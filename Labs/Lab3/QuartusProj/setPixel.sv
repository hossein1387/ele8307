==> flow/design.v <==
module setPixel
    (
        output logic [18:0] addr  ,
        output logic [31:0] data  ,
        output logic        wr    ,
        input  logic        busy  ,
        input  logic        clk   ,  
        input  logic        reset ,
        input  logic        clk_en,
        input  logic        start ,
        output logic        done  ,
        input  logic [31:0] dataa ,
        input  logic [31:0] datab ,
        output logic [31:0] result
    );
    typedef enum logic[5:0] {FETCH_DATA, WAIT_FOR_BUSY, WRITE_DATA} etat_t;
    etat_t etat;
    logic signed[15:0] x;
    logic signed[15:0] y;
    logic       [31:0] color;
    always @(posedge clk) begin
        if(reset) begin
             wr     <= 1'b0;
             etat   <= FETCH_DATA;
             done   <= 1'b0;
             addr   <= {19{1'b0}};
             result <= {32{1'b0}};
             data   <= {32{1'b0}};
        end else begin
            if(clk_en) begin
                case(etat)
                    FETCH_DATA:
                        begin
                            if( start == 1'b1 ) begin
                                x      <= dataa[15:0];
                                y      <= dataa[31:16];
                                color  <= datab;
                                etat   <= WAIT_FOR_BUSY;
                            end else begin
                                etat   <=  FETCH_DATA;
                            end;
                            done   <= 1'b0;
                            wr     <= 1'b0;
                        end
                    WAIT_FOR_BUSY:
                        begin
                            if( busy == 1'b0 ) begin 
                                done   <= 1'b1;
                                wr     <= 1'b1;
                                result <= dataa;  
                                addr   <= x + (y<<9) + (y<<7) ;
                                data   <= color;                                
                                etat   <= FETCH_DATA;    
                            end else begin
                                etat <= WAIT_FOR_BUSY;
                            end
                        end
                endcase
            end
        end
    end
endmodule  
Tool chain data of setPixel --
The steps from the RTL of setPixel to its reports follow in flow order. Line numbers count from 1 in the design file above. Library cell names are shortened. A cell with n/a has no value.
Design: top module setPixel, clock clk, cell library sky130hd, library corner tt_025C_1v80

After elaboration --
Yosys after proc, flatten, opt, wreduce and memory -nomap, before mapping. Memory bits, and registers merged into a memory's read port (data or address), are not among the register bits. Print and check cells are not counted. Equal cells are merged and count once.
Word-level totals: flip-flop bits (word level) 150, input bits 69, output and inout bits 85, elaborated cells 25
Cells by class: $add $sub $neg 2, eq/ne operators 2, mux-type cells 5, bitwise gates (word level) 2, reductions and logical operators 6
Operator list (number):
- 16-bit by 19-bit adder with 19-bit output | 1
- 19-bit adder | 1
- 6-bit case mux with 2-bit select | 1
- 3-bit AND reduction | 2
- 6-bit by 1-bit equality test with 1-bit output with constant B | 1
- 6-bit zero test | 1
- 4-bit AND reduction | 1
- 1-bit 2-to-1 mux | 3
- 1-bit inverter | 2
- 2-bit inequality test with constant B | 1
- 2-bit AND reduction | 1
- 2-bit nonzero test | 1
- 1-bit case mux with 2-bit select | 1

Depth --
Depth = most cells in a row (Yosys ltp): at word level without a register or memory, in the mapped netlist without a sequential cell, where the memories' decode and read muxes count.
Depth: depth in word-level cells 3, ABC_AREA 0, gate-level depth with buffers 9, gate-level depth less buffers 9

After synthesis --
The flow's flattened synthesis, as Yosys stat reports it; memories are mapped. The netlist is that of the ABC_AREA named above (0 if unset); the other value can give another one. Totals and module areas in this step are rounded.
Mapped netlist: standard cells after synthesis 506, mapped area 5460 um^2, sequential part of the area 3520 um^2, mapped flip-flops 146, buffer cells 29
Cells by type:
- edfxtp_1 | number 60, area in all 1.8E+03 um^2
- dfxtp_1 | number 86, area in all 1.72E+03 um^2
- nand2_1 | number 160, area in all 600.576 um^2
- a21oi_1 | number 84, area in all 420.403 um^2
- fa_1 | number 10, area in all 200.192 um^2
- ha_1 | number 12, area in all 150.144 um^2
- clkbuf_1 | number 20, area in all 75.072 um^2
- o21ai_0 | number 8, area in all 40.038 um^2
- nor3b_1 | number 5, area in all 37.536 um^2
- xnor2_1 | number 4, area in all 35.034 um^2
- inv_1 | number 8, area in all 30.029 um^2
- nand3_1 | number 6, area in all 30.029 um^2
- xor2_1 | number 3, area in all 26.275 um^2
- buf_1 | number 6, area in all 22.522 um^2
- o22ai_4 | number 1, area in all 20.019 um^2
- a21oi_2 | number 2, area in all 17.517 um^2
- a21o_1 | number 2, area in all 15.014 um^2
- nor2_1 | number 4, area in all 15.014 um^2
Not listed: further types 21, cells in them 25.

Timing after synthesis --
OpenSTA on the mapped netlist: ideal clock, no wires. The path of least setup slack (recovery checks aside). Input and output delay are each 20% of the period. Register names are those of the netlist, which keeps one name where synthesis merged equal registers.
Timing post-synthesis: path type in2reg, start point in reset, end point reg color[0], period 6480 ps, input delay 1296 ps, setup time 566 ps, time at the first pin 1296 ps, data arrival time 5931 ps, required time 5914 ps, setup slack -17 ps, delay of the path 5201 ps, stages on the path 2, buffers on the path 1, synthesis period reached 6497 ps
"delay of the path" = arrival - input delay + setup time. "stages on the path" counts driving pins, that of a launching flip-flop among them; a cell with two outputs on the path counts twice. "synthesis period reached" is the clock period less the worst setup slack; recovery checks do not enter. This is arithmetic on one report: input and output delays are still those of the set period (20% each). The rows between start and end are the longest chain of elaborated cells between them; the timing report does not say that the signal goes this way. Where chains are equally long, one stands for them. Each line given opens the expression or statement behind the cell; cells for indexed reads and writes are added by Yosys, which also makes memories of some case tables.
On the way, post-synthesis: cells stage by stage clkbuf_1 > nor3b_1, cells in the longest elaborated chain 2, elaborated cells on any way between the ends 2, RTL lines with such cells 0, those cells by class logic (1); reduce/logical (1)
Ends and longest elaborated chain, post-synthesis:
- start: declaration | RTL line 8 | input  logic        reset ,
- 1-bit inverter
- 4-bit AND reduction
- end: assignment | RTL line 37 | color  <= datab;
- end: declaration | RTL line 20 | logic       [31:0] color;

Path in the finished layout --
From the final timing report of record 1: the path of least setup slack in the routed layout; clock arrival at registers is part of the times. The path's times are printed in steps of 10 ps; the period is the one set.
Timing post-layout: path type in2reg, start point in clk_en, end point reg addr[14], period 11700 ps, input delay 2340 ps, setup time 100 ps, time at the first pin 2340 ps, data arrival time 4720 ps, required time 12010 ps, setup slack 7280 ps, stages on the path 6, buffers on the path 2
The rows between start and end are the longest chain of elaborated cells between them; the timing report does not say that the signal goes this way. Where chains are equally long, one stands for them.
On the way, post-layout: cells stage by stage clkdlybuf4s50_1 > nor2b_1 > and2_2 > buf_4 > nor3b_1 > a31o_2, cells in the longest elaborated chain 1, elaborated cells on any way between the ends 1, RTL lines with such cells 0, those cells by class reduce/logical (1)
Ends and longest elaborated chain, post-layout:
- start: declaration | RTL line 9 | input  logic        clk_en,
- 3-bit AND reduction
- end: assignment | RTL line 26 | addr   <= {19{1'b0}};
- end: assignment | RTL line 51 | addr   <= x + (y<<9) + (y<<7) ;
- end: declaration | RTL line 3 | output logic [18:0] addr  ,

Flow measurements of setPixel on sky130hd: 2 stored runs with different settings, listed in no order. Input and output delays are each 20% of the period that was set; the output load is 0.01 pF.
"achieved clock period": clock period set for the run, less the worst setup slack. It is reckoned from that one timing run; input and output delays stay at 20% of the period that was set.
"worst path time": the worst setup path's part of the clock period (all of it between registers, 20% less for each end at a port) less its slack. A launch clock that arrives late makes it longer, a capture clock that arrives late makes it shorter.
By "power consumption" is meant OpenSTA's value without simulated activity: inputs other than the clock are taken to toggle once in ten clock periods, and the tool carries that through the logic.
"worst path time" is known to 10 ps.
The measured numbers are rounded.

* Record 1 | settings: period_ns 11.7; CORE_UTILIZATION 37; PLACE_DENSITY 0.79; CORE_ASPECT_RATIO 0.65; CORE_MARGIN 7; TNS_END_PERCENT 30; ABC_AREA 0; CTS_CLUSTER_SIZE 59; CTS_CLUSTER_DIAMETER 49; CAP_MARGIN 20; SLEW_MARGIN 20 | results: achieved clock period 4,419 ps; post-layout utilization 0.539; total negative setup slack 0 ps; area inside the die boundary 18,400 um^2; setup slack of the worst path 7,280 ps; final worst hold slack 453 ps; power consumption 1,140 µW; worst path time 2,080 ps; type of the worst setup path in2reg; chip area in the Yosys report 5,460 um^2
* Record 2 | settings: period_ns 7.54; CORE_UTILIZATION 44; PLACE_DENSITY_LB_ADDON 0.15; CORE_MARGIN 7; CELL_PAD_IN_SITES_GLOBAL_PLACEMENT 2; CELL_PAD_IN_SITES_DETAIL_PLACEMENT 1; CAP_MARGIN 10; SLEW_MARGIN 25 | results: final worst hold slack 452 ps; area inside the die boundary 15,700 um^2; worst path time 2,070 ps; type of the worst setup path in2reg; post-layout utilization 0.637; achieved clock period 3,580 ps; chip area in the Yosys report 5,460 um^2; setup slack of the worst path 3,960 ps; total negative setup slack 0 ps; power consumption 1,790 µW
