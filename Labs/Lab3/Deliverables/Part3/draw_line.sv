==> flow/design.v <==
module drawLine
    (
        output logic [18:0] addr  ,
        output logic [31:0] data  ,
        output logic        wr    ,
        input  logic        busy  ,
        input  logic        clk   ,  
        input  logic        reset ,
        input  logic        clk_en,
        input  logic        start ,
        output logic        done  ,
        input  logic [31:0] dataa ,
        input  logic [31:0] datab ,
        input  logic  [7:0] n     ,
        output logic [31:0] result
    );
    typedef enum logic[5:0] {FETCH_DATA, WRITE_TO_VGA, CALCUL_LINE, CALCUL_INIT, CALC_TRANS1, CALC_TRANS2, CALC_TRANS3, CALC_NEXT_COOR, FINISH} etat_t;
    etat_t etat;
    logic [31:0] x0_temp;
    logic [31:0] y0_temp;
    logic [31:0] x1_temp;
    logic [31:0] y1_temp;
    logic [31:0] color;
    logic signed [31:0] xDraw;
    logic signed [31:0] yDraw;
    logic signed [31:0] x0;
    logic signed [31:0] y0;
    logic signed [31:0] x1;
    logic signed [31:0] y1;
    logic signed [31:0] Dx;
    logic signed [31:0] Dy;
    logic signed [31:0] steep;
    logic signed [31:0] ystep;
    logic signed [31:0] xstep;
    logic signed [31:0] TwoDy;
    logic signed [31:0] TwoDx;
    logic signed [31:0] TwoDyTwoDx;
    logic signed [31:0] DiffE;
    logic signed [31:0] x;
    logic signed [31:0] y;
    logic signed [31:0] abs_Dx;
    logic signed [31:0] abs_Dy;
    always @(posedge clk) begin
        if(reset) begin
            wr         <= 1'b0;
            etat       <= FETCH_DATA;
            done       <= 1'b0;
            addr       <= {19{1'b0}};
            result     <= {32{1'b0}};
            data       <= {32{1'b0}};
            xDraw      <= 0;
            yDraw      <= 0;
            TwoDy      <= 0;
            TwoDx      <= 0;
            TwoDyTwoDx <= 0;
            DiffE      <= 0;
            x          <= 0;
            y          <= 0;
            x0         <= 0;
            y0         <= 0;
            x1         <= 0;
            y1         <= 0;
            Dx         <= 0;
            Dy         <= 0;    
            steep      <= 0;
            ystep      <= 0;
            xstep      <= 0;
            abs_Dx     <= 0;
            abs_Dy     <= 0;
            end else begin
            if(clk_en) begin
                case(etat)
                    FETCH_DATA:
                        begin
                            if( start == 1'b1 ) begin
                                x0_temp   <= 32'(dataa[9:0]);
                                y0_temp   <= 32'(dataa[19:10]);
                                x1_temp   <= 32'(dataa[29:20]);
                                y1_temp   <= 32'(datab[9:0]);
                                color     <= 32'(datab[19:10]);
                                x0        <= 32'(dataa[9:0]);
                                y0        <= 32'(dataa[19:10]);
                                x1        <= 32'(dataa[29:20]);
                                y1        <= 32'(datab[9:0]);
                                Dx        <= dataa[29:20] - dataa[9:0];
                                Dy        <= datab[9:0]   - dataa[19:10];
                                etat      <= (n==0) ? WRITE_TO_VGA : CALC_TRANS1;
                            end else begin
                                etat   <=  FETCH_DATA;
                            end;
                            done   <= 1'b0;
                            wr     <= 1'b0;
                        end
                    CALC_TRANS1:
                        begin
                            abs_Dy <= (signed'(Dy)<0) ? -Dy : Dy;
                            abs_Dx <= (signed'(Dx)<0) ? -Dx : Dx;
                            etat <= CALC_TRANS2;
                       end
                    CALC_TRANS2:
                        begin
                            steep  <= (abs_Dy >= abs_Dx) ? 1:0;
                            if (abs_Dy >= abs_Dx) begin
                                x0 <= y0_temp;
                                x1 <= y1_temp;
                                y0 <= x0_temp;
                                y1 <= x1_temp;
                                Dx <= (y1_temp - y0_temp);
                                Dy <= (x1_temp - x0_temp);
                            end
                            etat <= CALC_TRANS3;
                        end                     
                    CALC_TRANS3:
                        begin
                            if((signed'(Dx)<0)) begin
                                xstep <= -1;
                                Dx    <= -Dx;
                            end else begin
                                xstep <= 1;
                            end
                            if((signed'(Dy))<0) begin
                                ystep <= -1;
                                Dy    <= -Dy;
                            end else begin
                                ystep <= 1;
                            end
                            etat <= CALCUL_INIT;
                        end
                    CALCUL_INIT:
                        begin
                            TwoDyTwoDx <= (Dy<<1) - (Dx<<1);
                            DiffE      <= (Dy<<1) - Dx;
                            y          <= y0;
                            x          <= x0;
                            etat       <= CALCUL_LINE;
                        end
                    CALCUL_LINE:
                        begin
                            if(x != x1) begin
                                if(steep) begin
                                    xDraw <= y;
                                    yDraw <= x;
                                end else begin
                                    xDraw <= x;
                                    yDraw <= y;
                                end
                                etat <= WRITE_TO_VGA;
                            end else begin
                                etat <= FINISH;                            
                            end
                        end 
                    WRITE_TO_VGA:
                        begin
                            if( busy == 1'b0 ) begin 
                                if(n==0) begin
                                    done   <= 1'b1;
                                    wr     <= 1'b1;
                                    result <= datab;
                                    addr   <= 19'(x0_temp + (y0_temp<<9) + (y0_temp<<7)) ;
                                    data   <= 32'(color);
                                    etat   <= FETCH_DATA  ;
                                end else begin
                                    wr     <= 1'b1;
                                    result <= datab;
                                    addr   <= 19'(xDraw + (yDraw<<9) + (yDraw<<7)) ;
                                    data   <= 32'(color);
                                    etat   <= CALC_NEXT_COOR;
                                end
                            end else begin
                                etat   <=  WRITE_TO_VGA ;
                            end
                        end
                    CALC_NEXT_COOR:
                        begin
                            wr     <= 1'b0;
                            if(signed'(DiffE)>0) begin
                                DiffE <= DiffE + TwoDyTwoDx;
                                y     <= y + ystep;
                            end else begin
                                DiffE <= DiffE + (Dy<<1);
                            end
                            x      <= x + xstep;
                            etat   <= CALCUL_LINE;
                        end
                    FINISH:
                        begin
                            done   <= 1'b1;
                            etat   <= FETCH_DATA;
                        end
                endcase
            end
        end
    end
endmodule  
From RTL to reports: drawLine
What the tools print for drawLine, step after step.
Lines are those of the file above, counted from 1.
Operators: Yosys type, input widths -> output width; for muxes data width and select width s.
Library cell names are shortened.
Not given: n/a
- design top: drawLine
- clock input: clk
- standard-cell library: sky130hd
- timing corner: tt_025C_1v80

Word level
Counts by Yosys on the flattened word-level netlist (proc, flatten, opt, wreduce; memories kept). Register bits leave out memories and registers merged into their read ports (data or address). Print and check cells are left out.
- register bits after elaboration at 598
- noted bits of input ports: 77
- add/sub/neg operators: 16
- $lt $le $gt $ge: 4
- eq/ne operators at 14
- multiplexer cells: 39
- noted bitwise operators: 2
- reductions and logical operators: 25
- operator list (cell ; number):
    $mux 32 ; 16
    $pmux 32 s2 ; 6
    $pmux 32 s3 ; 2
    $add 32x32->32 ; 4
    $lt 32x1->1 const B ; 2
    $sub 32x32->32 ; 2
    $neg 32->32 ; 2
    $pmux 6 s8 ; 1
    $sub 10x10->11 ; 4
    $add 19x19->19 ; 2
    $mux 19 ; 2
    $gt 32x1->1 const B ; 1
    $ge 32x32->1 ; 1
    $ne 32x32->1 ; 1
    $reduce_bool 32->1 ; 1
    $eq 6x3->1 const B ; 4
    $add 10x19->19 ; 1
    $add 19x17->19 ; 1
    $reduce_and 4->1 ; 4
    $reduce_and 2->1 ; 6
    $reduce_and 3->1 ; 4
    $eq 6x2->1 const B ; 2
    $mux 12 ; 1
    $mux 3 ; 4
    $ne 2x2->1 const B ; 5
    $logic_not 8->1 ; 1
    $reduce_bool 8->1 ; 1
    $reduce_bool 2->1 ; 3
Other operator kinds: 10; their cells: 16.

Longest topological paths
Longest topological path by Yosys (ltp), each cell counted once; first at word level (registers and memories cut), then after technology mapping (sequential cells cut; the memories' decode and read muxes count).
- word-level depth at 4
- ABC_AREA: 0
- depth in mapped cells: 19
- gate-level depth less buffers at 17

After synthesis
The flow's flattened synthesis, as Yosys stat reports it; memories are mapped. The netlist is that of the ABC_AREA named above (0 if unset); the other value can give another one.
Totals and module areas in this step are rounded.
- noted cell count: 3480
- noted synthesis area: 29000 um2
- area of sequential cells: 9100 um2
- mapped flip-flops: 429
- cell types (cell ; number ; total area (um2)):
    dfxtp_1 ; 379 ; 7.59E+03
    ha_1 ; 244 ; 3.05E+03
    edfxtp_1 ; 50 ; 1501.44
    a211oi_1 ; 199 ; 1.49E+03
    a21oi_1 ; 295 ; 1.48E+03
    nor2_1 ; 371 ; 1.39E+03
    xnor2_1 ; 154 ; 1.35E+03
    nand2_1 ; 354 ; 1.33E+03
    o21ai_0 ; 153 ; 765.734
    mux2i_1 ; 70 ; 700.672
    xor2_1 ; 72 ; 630.605
    inv_1 ; 160 ; 600.576
    clkbuf_1 ; 157 ; 589.315
    a21o_1 ; 68 ; 510.49
    fa_1 ; 21 ; 420.403
    nor3_1 ; 83 ; 415.398
    mux2_2 ; 31 ; 349.085
    o21a_1 ; 38 ; 285.274
Not listed: further types 66, cells in them 581.

Path before layout
Source: OpenSTA report_checks on the synthesized netlist (no wires, ideal clock, input and output delay 20% of the period each), path of least setup slack; recovery checks are left aside. Register names are those of the netlist, which keeps one name where synthesis merged equal registers.
- path kind: reg-to-reg
- start: register DiffE[31]
- end: register DiffE[31]
- clock period at 6.46 ns
- setup time: 0.135 ns
- noted time at the first pin: 0.000 ns
- noted arrival: 4.319 ns
- required time: 6.325 ns
- noted path slack: 2.007 ns
- noted path delay: 4.454 ns
- stages at 20
- synthesis period reached: 4.453 ns
"path delay" is the arrival time less input delay plus setup time.
"stages": output pins that drive a net of the path, with the launching flip-flop's if there is one; two outputs of one cell count as two.
"synthesis period reached" is the clock period less the worst setup slack; recovery checks do not enter. This is arithmetic on one report: input and output delays are still those of the set period (20% each).
Between the ends stands the longest chain of elaborated cells between them, by number of cells; it is not shown to be the way that was timed. Of several equally long chains one is given.
A line is the first line of the expression or statement that the cell stems from. Yosys adds cells for indexed reads and writes and turns some case tables into memories.
At most two assigning lines are given for a register; there are more.
- cell sequence: dfxtp_1 -> nor4_1 -> nand4_1 -> nor2_1 -> or2_2 -> clkbuf_1 -> buf_1 -> mux2_2 -> ha_1 -> fa_1 -> nand3_1 -> a21o_1 -> a31oi_1 -> a211o_1 -> a211o_1 -> a221oi_1 -> o2111ai_1 -> a21oi_1 -> xnor2_1 -> o221ai_1
- noted length of the longest elaborated chain: 3
- elaborated cells between the ends (all ways): 5
- source lines of those cells: 4
- RTL lines, path post-synthesis (element ; line ; text):
    start: declaration ; 38 ; logic signed [31:0] DiffE;
    start: assignment ; 132 ; DiffE      <= (Dy<<1) - Dx;
    start: assignment ; 177 ; DiffE <= DiffE + TwoDyTwoDx;
    $add 32x32->32 ; 180 ; DiffE <= DiffE + (Dy<<1);
    $mux 32 ; 176 ; if(signed'(DiffE)>0) begin
    $pmux 32 s2 ; 72 ; case(etat)
    end: assignment ; 132 ;
    end: assignment ; 177 ;
    end: declaration ; 38 ;

Timing after layout
Path of least setup slack in the final report of stored run 1 (OpenROAD, finished layout, wires in). Where an end is a register, its clock arrival counts in the times.
- path kind: reg-to-reg
- start: register DiffE[6]
- end: register DiffE[31]
- clock period at 7.81 ns
- setup time: 0.13 ns
- noted time at the first pin: 0.59 ns
- noted arrival: 6.01 ns
- required time: 8.28 ns
- noted path slack: 2.27 ns
- stages at 18
Between the ends stands the longest chain of elaborated cells between them, by number of cells; it is not shown to be the way that was timed. Of several equally long chains one is given.
At most two assigning lines are given for a register; there are more.
- cell sequence: dfxtp_1 -> nor4_1 -> nand4_1 -> nor2_1 -> or2_2 -> mux2_2 -> ha_1 -> fa_1 -> nand3_1 -> a21o_1 -> a31oi_1 -> a211o_1 -> a211o_1 -> a221oi_1 -> o2111ai_1 -> a21oi_1 -> xnor2_1 -> o221ai_1
- noted length of the longest elaborated chain: 3
- elaborated cells between the ends (all ways): 5
- source lines of those cells: 4
- RTL lines, path after layout (element ; line ; text):
    start: declaration ; 38 ; logic signed [31:0] DiffE;
    start: assignment ; 132 ; DiffE      <= (Dy<<1) - Dx;
    start: assignment ; 177 ; DiffE <= DiffE + TwoDyTwoDx;
    $add 32x32->32 ; 180 ; DiffE <= DiffE + (Dy<<1);
    $mux 32 ; 176 ; if(signed'(DiffE)>0) begin
    $pmux 32 s2 ; 72 ; case(etat)
    end: assignment ; 132 ;
    end: assignment ; 177 ;
    end: declaration ; 38 ;

Appendix: measured runs

2 stored runs of drawLine in the flow (synthesis by Yosys, layout by OpenROAD, sky130hd cells), in arbitrary order. Constraints: input delay and output delay 20% of the set period each, output load 0.01 pF.
"clock period reached" is the run's clock period less its worst setup slack. It is reckoned from that one timing run; input and output delays stay at 20% of the period that was set.
The measured numbers are rounded.

Stored run 1
Settings were period_ns = 7.81; CAP_MARGIN = 20; CORE_MARGIN = 2; CORE_UTILIZATION = 40; SLEW_MARGIN = 20
- noted the Yosys chip area after synthesis: 29000 um2
- die size at 74000 um2
- utilization in the final report: 45%
- noted the setup slack of the worst path: 2.3 ns
- post-route setup TNS: 0.000 ns
- clock period reached: 5.537 ns

Stored run 2
Settings were period_ns = 4.3; CORE_UTILIZATION = 43; SETUP_SLACK_MARGIN = 0.12; PLACE_DENSITY_LB_ADDON = 0.13; CELL_PAD_IN_SITES_DETAIL_PLACEMENT = 1; TNS_END_PERCENT = 90; CTS_CLUSTER_DIAMETER = 381; MIN_ROUTING_LAYER = met1; CAP_MARGIN = 20; CORE_MARGIN = 2; SLEW_MARGIN = 20
- noted the Yosys chip area after synthesis: 29000 um2
- die size at 69000 um2
- utilization in the final report: 51%
- noted the setup slack of the worst path: -0.24 ns
- post-route setup TNS: -1.4 ns
- clock period reached: 4.539 ns
